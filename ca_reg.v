==> flow/design.v <==
module register_16 (input wire clk, reset, input wire [15:0] din, output wire [15:0] dout);
  dfr dfrl_0 (clk, reset, din['h0], dout['h0]);
  dfr dfrl_1 (clk, reset, din['h1], dout['h1]);
  dfr dfrl_2 (clk, reset, din['h2], dout['h2]);
  dfr dfrl_3 (clk, reset, din['h3], dout['h3]);
  dfr dfrl_4 (clk, reset, din['h4], dout['h4]);
  dfr dfrl_5 (clk, reset, din['h5], dout['h5]);
  dfr dfrl_6 (clk, reset, din['h6], dout['h6]);
  dfr dfrl_7 (clk, reset, din['h7], dout['h7]);
  dfr dfrl_8 (clk, reset, din['h8], dout['h8]);
  dfr dfrl_9 (clk, reset, din['h9], dout['h9]);
  dfr dfrl_a (clk, reset, din['ha], dout['ha]);
  dfr dfrl_b (clk, reset, din['hb], dout['hb]);
  dfr dfrl_c (clk, reset, din['hc], dout['hc]);
  dfr dfrl_d (clk, reset, din['hd], dout['hd]);
  dfr dfrl_e (clk, reset, din['he], dout['he]);
  dfr dfrl_f (clk, reset, din['hf], dout['hf]);
endmodule
module invert_16(input wire [15:0] in, output wire [15:0] out);
invert invert_0(in[0], out[0]);
invert invert_1(in[1], out[1]);
invert invert_2(in[2], out[2]);
invert invert_3(in[3], out[3]);
invert invert_4(in[4], out[4]);
invert invert_5(in[5], out[5]);
invert invert_6(in[6], out[6]);
invert invert_7(in[7], out[7]);
invert invert_8(in[8], out[8]);
invert invert_9(in[9], out[9]);
invert invert_10(in[10], out[10]);
invert invert_11(in[11], out[11]);
invert invert_12(in[12], out[12]);
invert invert_13(in[13], out[13]);
invert invert_14(in[14], out[14]);
invert invert_15(in[15], out[15]);
endmodule
module ca_reg_x(input wire clk, reset, valid, input wire [1:0] select_input,  input wire [1:0] in, output wire [15:0] out);
wire [15:0]on_the_fly_output;
wire [15:0]inverted_on_the_fly_output;
on_the_fly on_the_fly_0(clk, reset, valid, in, on_the_fly_output);
reg [3:0] lut = 4'b0010;
invert_16 invert_16_0({3'b0, on_the_fly_output[15:3]}, inverted_on_the_fly_output);
mux4_16 mux4_16_0(16'b0, {3'b0, on_the_fly_output[15:3]}, inverted_on_the_fly_output, 16'b0, select_input[1], select_input[0], out);
endmodule
module ca_reg_y(input wire clk, reset, valid, input wire [1:0] select_input,  input wire [1:0] in, output wire [15:0] out);
wire [15:0]on_the_fly_output;
wire [15:0]on_the_fly_output_;
wire [15:0]inverted_on_the_fly_output;
on_the_fly on_the_fly_0(clk, reset, valid, in, on_the_fly_output_);
register_16 register_16_0(clk ,reset, on_the_fly_output_, on_the_fly_output);
reg [3:0] lut = 4'b0010;
invert_16 invert_16_0({3'b0, on_the_fly_output[15:3]}, inverted_on_the_fly_output);
mux4_16 mux4_16_0(16'b0, {3'b0, on_the_fly_output[15:3]}, inverted_on_the_fly_output, 16'b0, select_input[1], select_input[0], out);
endmodule
module invert (input wire i, output wire o);
   assign o = !i;
endmodule
module and2 (input wire i0, i1, output wire o);
  assign o = i0 & i1;
endmodule
module or2 (input wire i0, i1, output wire o);
  assign o = i0 | i1;
endmodule
module xor2 (input wire i0, i1, output wire o);
  assign o = i0 ^ i1;
endmodule
module nand2 (input wire i0, i1, output wire o);
   wire t;
   and2 and2_0 (i0, i1, t);
   invert invert_0 (t, o);
endmodule
module nor2 (input wire i0, i1, output wire o);
   wire t;
   or2 or2_0 (i0, i1, t);
   invert invert_0 (t, o);
endmodule
module xnor2 (input wire i0, i1, output wire o);
   wire t;
   xor2 xor2_0 (i0, i1, t);
   invert invert_0 (t, o);
endmodule
module and3 (input wire i0, i1, i2, output wire o);
   wire t;
   and2 and2_0 (i0, i1, t);
   and2 and2_1 (i2, t, o);
endmodule
module or3 (input wire i0, i1, i2, output wire o);
   wire t;
   or2 or2_0 (i0, i1, t);
   or2 or2_1 (i2, t, o);
endmodule
module nor3 (input wire i0, i1, i2, output wire o);
   wire t;
   or2 or2_0 (i0, i1, t);
   nor2 nor2_0 (i2, t, o);
endmodule
module nand3 (input wire i0, i1, i2, output wire o);
   wire t;
   and2 and2_0 (i0, i1, t);
   nand2 nand2_1 (i2, t, o);
endmodule
module xor3 (input wire i0, i1, i2, output wire o);
   wire t;
   xor2 xor2_0 (i0, i1, t);
   xor2 xor2_1 (i2, t, o);
endmodule
module xnor3 (input wire i0, i1, i2, output wire o);
   wire t;
   xor2 xor2_0 (i0, i1, t);
   xnor2 xnor2_0 (i2, t, o);
endmodule
module mux2 (input wire i0, i1, j, output wire o);
  assign o = (j==0)?i0:i1;
endmodule
module mux4 (input wire [0:3] i, input wire j1, j0, output wire o);
  wire  t0, t1;
  mux2 mux2_0 (i[0], i[1], j1, t0);
  mux2 mux2_1 (i[2], i[3], j1, t1);
  mux2 mux2_2 (t0, t1, j0, o);
endmodule
module mux8 (input wire [0:7] i, input wire j2, j1, j0, output wire o);
  wire  t0, t1;
  mux4 mux4_0 (i[0:3], j2, j1, t0);
  mux4 mux4_1 (i[4:7], j2, j1, t1);
  mux2 mux2_0 (t0, t1, j0, o);
endmodule
module demux2 (input wire i, j, output wire o0, o1);
  assign o0 = (j==0)?i:1'b0;
  assign o1 = (j==1)?i:1'b0;
endmodule
module demux4 (input wire i, j1, j0, output wire [0:3] o);
  wire  t0, t1;
  demux2 demux2_0 (i, j1, t0, t1);
  demux2 demux2_1 (t0, j0, o[0], o[1]);
  demux2 demux2_2 (t1, j0, o[2], o[3]);
endmodule
module demux8 (input wire i, j2, j1, j0, output wire [0:7] o);
  wire  t0, t1;
  demux2 demux2_0 (i, j2, t0, t1);
  demux4 demux4_0 (t0, j1, j0, o[0:3]);
  demux4 demux4_1 (t1, j1, j0, o[4:7]);
endmodule
module df (input wire clk, in, output wire out);
  reg df_out;
  always@(posedge clk) df_out <= in;
  assign out = df_out;
endmodule
module dfr (input wire clk, reset, in, output wire out);
  wire reset_, df_in;
  invert invert_0 (reset, reset_);
  and2 and2_0 (in, reset_, df_in);
  df df_0 (clk, df_in, out);
endmodule
module dfrl (input wire clk, reset, load, in, output wire out);
  wire _in;
  mux2 mux2_0(out, in, load, _in);
  dfr dfr_1(clk, reset, _in, out);
endmodule
module dfs (input wire clk, set, in, output wire out);
  wire dfr_in,dfr_out;
  invert invert_0(in, dfr_in);
  invert invert_1(dfr_out, out);
  dfr dfr_2(clk, set, dfr_in, dfr_out);
endmodule
module dfsl (input wire clk, set, load, in, output wire out);
  wire _in;
  mux2 mux2_0(out, in, load, _in);
  dfs dfs_1(clk, set, _in, out);
endmodule
module fa (input wire i0, i1, cin, output wire sum, cout);
   wire t0, t1, t2;
   xor3 _i0 (i0, i1, cin, sum);
   and2 _i1 (i0, i1, t0);
   and2 _i2 (i1, cin, t1);
   and2 _i3 (cin, i0, t2);
   or3 _i4 (t0, t1, t2, cout);
endmodule
module addsub (input wire addsub, i0, i1, cin, output wire sumdiff, cout);
  wire t;
  fa _i0 (i0, t, cin, sumdiff, cout);
  xor2 _i1 (i1, addsub, t);
endmodule
module mux4_mod (input wire i0, i1, i2, i3, input wire j1, j0, output wire o);
  wire  t0, t1;
  mux2 mux2_0 (i0, i1, j1, t0);
  mux2 mux2_1 (i2, i3, j1, t1);
  mux2 mux2_2 (t0, t1, j0, o);
endmodule
module mux4_16(input wire [15:0] i_1, input wire [15:0] i_2, input wire [15:0] i_3, input wire [15:0] i_4, input wire s_1, input wire s_2, output wire [15:0] out);
mux4_mod mux4_0(i_1[0], i_2[0], i_3[0], i_4[0], s_1, s_2, out[0]);
mux4_mod mux4_1(i_1[1], i_2[1], i_3[1], i_4[1], s_1, s_2, out[1]);
mux4_mod mux4_2(i_1[2], i_2[2], i_3[2], i_4[2], s_1, s_2, out[2]);
mux4_mod mux4_3(i_1[3], i_2[3], i_3[3], i_4[3], s_1, s_2, out[3]);
mux4_mod mux4_4(i_1[4], i_2[4], i_3[4], i_4[4], s_1, s_2, out[4]);
mux4_mod mux4_5(i_1[5], i_2[5], i_3[5], i_4[5], s_1, s_2, out[5]);
mux4_mod mux4_6(i_1[6], i_2[6], i_3[6], i_4[6], s_1, s_2, out[6]);
mux4_mod mux4_7(i_1[7], i_2[7], i_3[7], i_4[7], s_1, s_2, out[7]);
mux4_mod mux4_8(i_1[8], i_2[8], i_3[8], i_4[8], s_1, s_2, out[8]);
mux4_mod mux4_9(i_1[9], i_2[9], i_3[9], i_4[9], s_1, s_2, out[9]);
mux4_mod mux4_10(i_1[10], i_2[10], i_3[10], i_4[10], s_1, s_2, out[10]);
mux4_mod mux4_11(i_1[11], i_2[11], i_3[11], i_4[11], s_1, s_2, out[11]);
mux4_mod mux4_12(i_1[12], i_2[12], i_3[12], i_4[12], s_1, s_2, out[12]);
mux4_mod mux4_13(i_1[13], i_2[13], i_3[13], i_4[13], s_1, s_2, out[13]);
mux4_mod mux4_14(i_1[14], i_2[14], i_3[14], i_4[14], s_1, s_2, out[14]);
mux4_mod mux4_15(i_1[15], i_2[15], i_3[15], i_4[15], s_1, s_2, out[15]);
endmodule
module on_the_fly(input wire clk, reset, valid, input wire [1:0]in, output reg [0:15]Q = 16'b0000000000000000);
reg [0:15]Qm = 16'b0000000000000000;
reg [0:3]j = 4'b0000 ;
always@(posedge clk) begin
	if(j == 4'b1111) begin
		Qm = 0;
		Q = 0;
		j = 0;
	end
	if(reset) begin
		Qm = 0;
		Q = 0;
		j = 0;
	end
	if(valid) begin
		case(in)
			2'b00 : begin
				Qm[j] = 1;
			end
			2'b10 : begin
				Qm = Q;
				Q[j] = 1;
			end
			2'b01 : begin
				Q = Qm;
				Q[j] = 1;
			end
			2'b11 : begin
				Qm[j] = 1;
			end
		endcase
		j <= j+1;
	end
end
endmodule
# Reports on ca_reg_x
# What the tools print for ca_reg_x, step after step.
# Lines are those of the file above, counted from 1.
# Operators carry their Yosys type and port widths (W data, S select, Z words).
# A cell with -- has no value.
[setup]
top = "ca_reg_x"
clock_port = "clk"
lib = "sky130hd"
corner = "tt_025C_1v80"

# Word-level counts
# Source: Yosys, flattened and elaborated, memories not mapped. Widths are those after wreduce; folded enables and synchronous resets count as part of the registers. Registers that Yosys merges into a memory's read port (data or address) are not register bits. Print and check cells do not count. Equal cells are merged and count once.
[op_classes]
div = 0
multipliers = 0
n_eq = 4
shift = 1
n_cmp = 0
logic = 5
mux = 52
addsub = 3
n_reduce_logical = 15
[ops]
columns = ["op", "count"]
rows = [
  ["$pmux W16 S3", 2],
  ["$mux W16", 6],
  ["$mux W1", 41],
  ["$shift A1 B32 Y16 const A", 1],
  ["$and A16 B16 Y16", 2],
  ["$or A16 B16 Y16", 2],
  ["$neg A32 Y32", 1],
  ["$not A16 Y16", 1],
  ["$logic_not A1 Y1", 13],
  ["$mux W4", 3],
  ["$sub A4 B4 Y5 const A", 1],
  ["$eq A2 B2 Y1 const B", 2],
  ["$add A4 B1 Y4 const B", 1],
  ["$eq A4 B4 Y1 const B", 1],
  ["$eq A2 B1 Y1 const B", 1],
  ["$logic_not A2 Y1", 1],
  ["$reduce_or A2 Y1", 1],
]
[bits]
n_memories = 0
latch_bits = 0
ff_bits = 36
mem_bits_rw = 0
clocked_rd_ports_x_width = 0
input_bits = 7
mem_bits_ro = 0
output_inout_bits = 16

# Longest topological paths
# Yosys ltp: most cells in a row. Word level: on the elaborated netlist, between registers, memories and ports. Mapped: between sequential cells and ports; inverters and the memories' decode and read muxes count.
[depth]
depth_word = 11
ABC_AREA = 0
depth_mapped = 9

# Synthesis result
# Yosys stat after the flow's synthesis: flattened, memories mapped to cells. It holds for the ABC_AREA given above (unset counts as 0); a run with the other value may have another netlist.
# The area totals of this step are shown rounded.
[mapped]
seq_area_um2 = 600.6
mapped_cells = 296
flip_flops = 30
buffers = 41
mapped_area_um2 = 2188
[by_type]
columns = ["cell_type", "count", "area_total_um2"]
rows = [
  ["sky130_fd_sc_hd__dfxtp_1", 30, 600.576],
  ["sky130_fd_sc_hd__o21ai_0", 35, 175.168],
  ["sky130_fd_sc_hd__a21oi_1", 30, 150.144],
  ["sky130_fd_sc_hd__buf_4", 17, 127.622],
  ["sky130_fd_sc_hd__nand2_1", 34, 127.622],
  ["sky130_fd_sc_hd__a22oi_1", 14, 105.101],
  ["sky130_fd_sc_hd__nor2_1", 15, 56.304],
  ["sky130_fd_sc_hd__nand2b_1", 8, 50.048],
  ["sky130_fd_sc_hd__nor2b_1", 8, 50.048],
  ["sky130_fd_sc_hd__buf_2", 9, 45.043],
  ["sky130_fd_sc_hd__and2_1", 6, 37.536],
  ["sky130_fd_sc_hd__clkbuf_1", 10, 37.536],
  ["sky130_fd_sc_hd__ha_1", 3, 37.536],
  ["sky130_fd_sc_hd__a221oi_1", 4, 35.034],
  ["sky130_fd_sc_hd__a32oi_1", 4, 35.034],
  ["sky130_fd_sc_hd__buf_6", 3, 33.782],
  ["sky130_fd_sc_hd__o22ai_1", 5, 31.28],
  ["sky130_fd_sc_hd__or4b_4", 2, 27.526],
]
# Other cell types: 33; their cells: 59.
# By module: a second synthesis without flattening, with its own total; a netlist apart from the flattened one above.
[hier_totals]
cells_unflattened = 330
hier_area_um2 = 2973
# Each row is one instance without its submodules.
[by_module]
columns = ["module", "mod_area_um2", "instances", "seq_area_um2", "n_cells"]
rows = [
  ["on_the_fly", 2188, 1, 720.7, 265],
  ["mux2", 15.0, 48, 0.0, 1],
  ["invert", 3.8, 16, 0.0, 1],
  ["ca_reg_x", 3.8, 1, 0.0, 1],
  ["invert_16", 0.0, 1, 0.0, 0],
  ["mux4_16", 0.0, 1, 0.0, 0],
  ["mux4_mod", 0.0, 16, 0.0, 0],
]

# Path before layout
# Source: OpenSTA report_checks on the synthesized netlist (no wires, ideal clock, input and output delay 20% of the period each), path of least setup slack; recovery checks are left aside. Register names are those of the netlist, which keeps one name where synthesis merged equal registers.
[synth_timing]
kind = "in2reg"
start = "input port reset"
end = "register on_the_fly_0.Qm[4]"
path_delay_ns = 1.972
period_ns = 3.51
driving_pins = 8
in_delay_ns = 0.702
setup_time_ns = 0.075
arrival_ns = 2.599
setup_slack_ns = 0.836
required_ns = 3.435
period_less_setup_slack_ns = 2.674
# "path_delay_ns" = arrival - input delay + setup time.
# "driving_pins": output pins that drive a net of the path, with the launching flip-flop's if there is one; two outputs of one cell count as two.
# "period_less_setup_slack_ns" is the clock period less the worst setup slack; recovery checks do not enter. This is arithmetic on one report: input and output delays are still those of the set period (20% each).
# Between the ends stands the longest chain of elaborated cells between them, by number of cells; it is not shown to be the way that was timed. Of several equally long chains one is given.
# A line is the first line of the expression or statement that the cell stems from. Yosys adds cells for indexed reads and writes and turns some case tables into memories.
# A register here has more assigning lines than the two given.
[synth_via]
path_cell_list = "sky130_fd_sc_hd__buf_6 -> sky130_fd_sc_hd__a41oi_1 -> sky130_fd_sc_hd__buf_2 -> sky130_fd_sc_hd__and2_1 -> sky130_fd_sc_hd__ha_1 -> sky130_fd_sc_hd__or4_4 -> sky130_fd_sc_hd__or3_1 -> sky130_fd_sc_hd__o22ai_1"
elab_chain_cells = 9
cells_between = 11
classes_between = "add/sub (2); shift (1); mux (5); logic (3)"
[synth_lines]
columns = ["element", "line", "text"]
rows = [
  ["from (decl)", 37, "module ca_reg_x(input wire clk, reset, valid, input wire [1:0] select_input,  input wire [1:0] in, output wire ..."],
  ["$mux W4", 216, "if(reset) begin"],
  ["$sub A4 B4 Y5", 224, "Qm[j] = 1;"],
  ["$neg A32 Y32", 224, ""],
  ["$shift A1 B32 Y16", 224, ""],
  ["$not A16 Y16", 224, ""],
  ["$and A16 B16 Y16", 224, ""],
  ["$or A16 B16 Y16", 224, ""],
  ["$pmux W16 S3", 222, "case(in)"],
  ["$mux W16", 221, "if(valid) begin"],
  ["to (assign)", 217, "Qm = 0;"],
  ["to (assign)", 224, ""],
  ["to (decl)", 208, "reg [0:15]Qm = 16'b0000000000000000;"],
]

# Timing after layout
# From the final timing report of entry A: the path of least setup slack in the routed layout; clock arrival at registers is part of the times.
[layout_timing]
kind = "reg2reg"
start = "register on_the_fly_0.j[2]"
end = "register on_the_fly_0.Q[9]"
setup_time_ns = 0.07
setup_slack_ns = -0.39
driving_pins = 9
required_ns = 1.93
arrival_ns = 2.31
period_ns = 1.7
# Between the ends stands the longest chain of elaborated cells between them, by number of cells; it is not shown to be the way that was timed. Of several equally long chains one is given.
# A register here has more assigning lines than the two given.
[layout_via]
path_cell_list = "sky130_fd_sc_hd__dfxtp_4 -> sky130_fd_sc_hd__a41oi_2 -> sky130_fd_sc_hd__and2_4 -> sky130_fd_sc_hd__ha_4 -> sky130_fd_sc_hd__buf_6 -> sky130_fd_sc_hd__or4b_4 -> sky130_fd_sc_hd__o2bb2ai_4 -> sky130_fd_sc_hd__a211oi_1 -> sky130_fd_sc_hd__o22ai_1"
elab_chain_cells = 11
cells_between = 17
classes_between = "add/sub (2); eq/ne (1); shift (1); mux (8); logic (5)"
[layout_lines]
columns = ["element", "line", "text"]
rows = [
  ["from (decl)", 209, "reg [0:3]j = 4'b0000 ;"],
  ["from (assign)", 214, "j = 0;"],
  ["from (assign)", 238, "j <= j+1;"],
  ["$eq A4 B4 Y1", 211, "if(j == 4'b1111) begin"],
  ["$mux W4", 211, ""],
  ["$mux W4", 216, "if(reset) begin"],
  ["$sub A4 B4 Y5", 232, "Q[j] = 1;"],
  ["$neg A32 Y32", 232, ""],
  ["$shift A1 B32 Y16", 232, ""],
  ["$not A16 Y16", 232, ""],
  ["$and A16 B16 Y16", 232, ""],
  ["$or A16 B16 Y16", 232, ""],
  ["$pmux W16 S3", 222, "case(in)"],
  ["$mux W16", 221, "if(valid) begin"],
  ["to (assign)", 218, "Q = 0;"],
  ["to (assign)", 231, "Q = Qm;"],
  ["to (decl)", 207, "module on_the_fly(input wire clk, reset, valid, input wire [1:0]in, output reg [0:15]Q = 16'b0000000000000000) ..."],
]

# Module ca_reg_x, platform sky130hd: 2 stored runs of the flow (Yosys, OpenROAD) with differing settings, in no particular order. Input and output delays are each 20% of the period that was set; the output load is 0.01 pF.
# "achieved_period_ns" = clock period - worst setup slack. The figure is calculated, with input and output delays left at 20% of the set period.
# "worst_setup_path_time_ns": the worst setup path's part of the clock period (all of it between registers, 20% less for each end at a port) less its slack. A launch clock that arrives late makes it longer, a capture clock that arrives late makes it shorter.
# "power_uw" rests on the timing tool's default activity at the inputs, not on a simulated workload.
# Measured values are rounded.

[[run]]
name = "entry A"
[run.settings]
period_ns = 1.7
CORE_UTILIZATION = 31
SETUP_SLACK_MARGIN = 0.12
PLACE_DENSITY = 0.51
CORE_ASPECT_RATIO = 1.03
CELL_PAD_IN_SITES_GLOBAL_PLACEMENT = 1
CELL_PAD_IN_SITES_DETAIL_PLACEMENT = 2
TNS_END_PERCENT = 65
GPL_ROUTABILITY_DRIVEN = 1
CAP_MARGIN = 25
MAX_ROUTING_LAYER = "met5"
CORE_MARGIN = 2
SLEW_MARGIN = 20
[run.results]
yosys.chip_area_um2 = 2188
layout_utilization_frac = 0.472
setup_ws_ns = -0.386
design_die_area_um2 = 7747
power_uw = 2110
worst_hold_slack_ns = 0.512
worst_setup_path_time_ns = 2.09
critical_path_kind = "reg2reg"
total_negative_slack_ns = -6.003
achieved_period_ns = 2.086
layout_stdcell_area_um2 = 3278

[[run]]
name = "entry B"
[run.settings]
period_ns = 3.11
CORE_UTILIZATION = 68
PLACE_DENSITY_LB_ADDON = 0.11
CELL_PAD_IN_SITES_GLOBAL_PLACEMENT = 2
CELL_PAD_IN_SITES_DETAIL_PLACEMENT = 0
TNS_END_PERCENT = 50
ABC_AREA = 1
CAP_MARGIN = 0
MIN_ROUTING_LAYER = "met2"
MAX_ROUTING_LAYER = "met5"
CORE_MARGIN = 2
SLEW_MARGIN = 20
[run.results]
outcome = "not finished: placement ended with error FLW-0024"
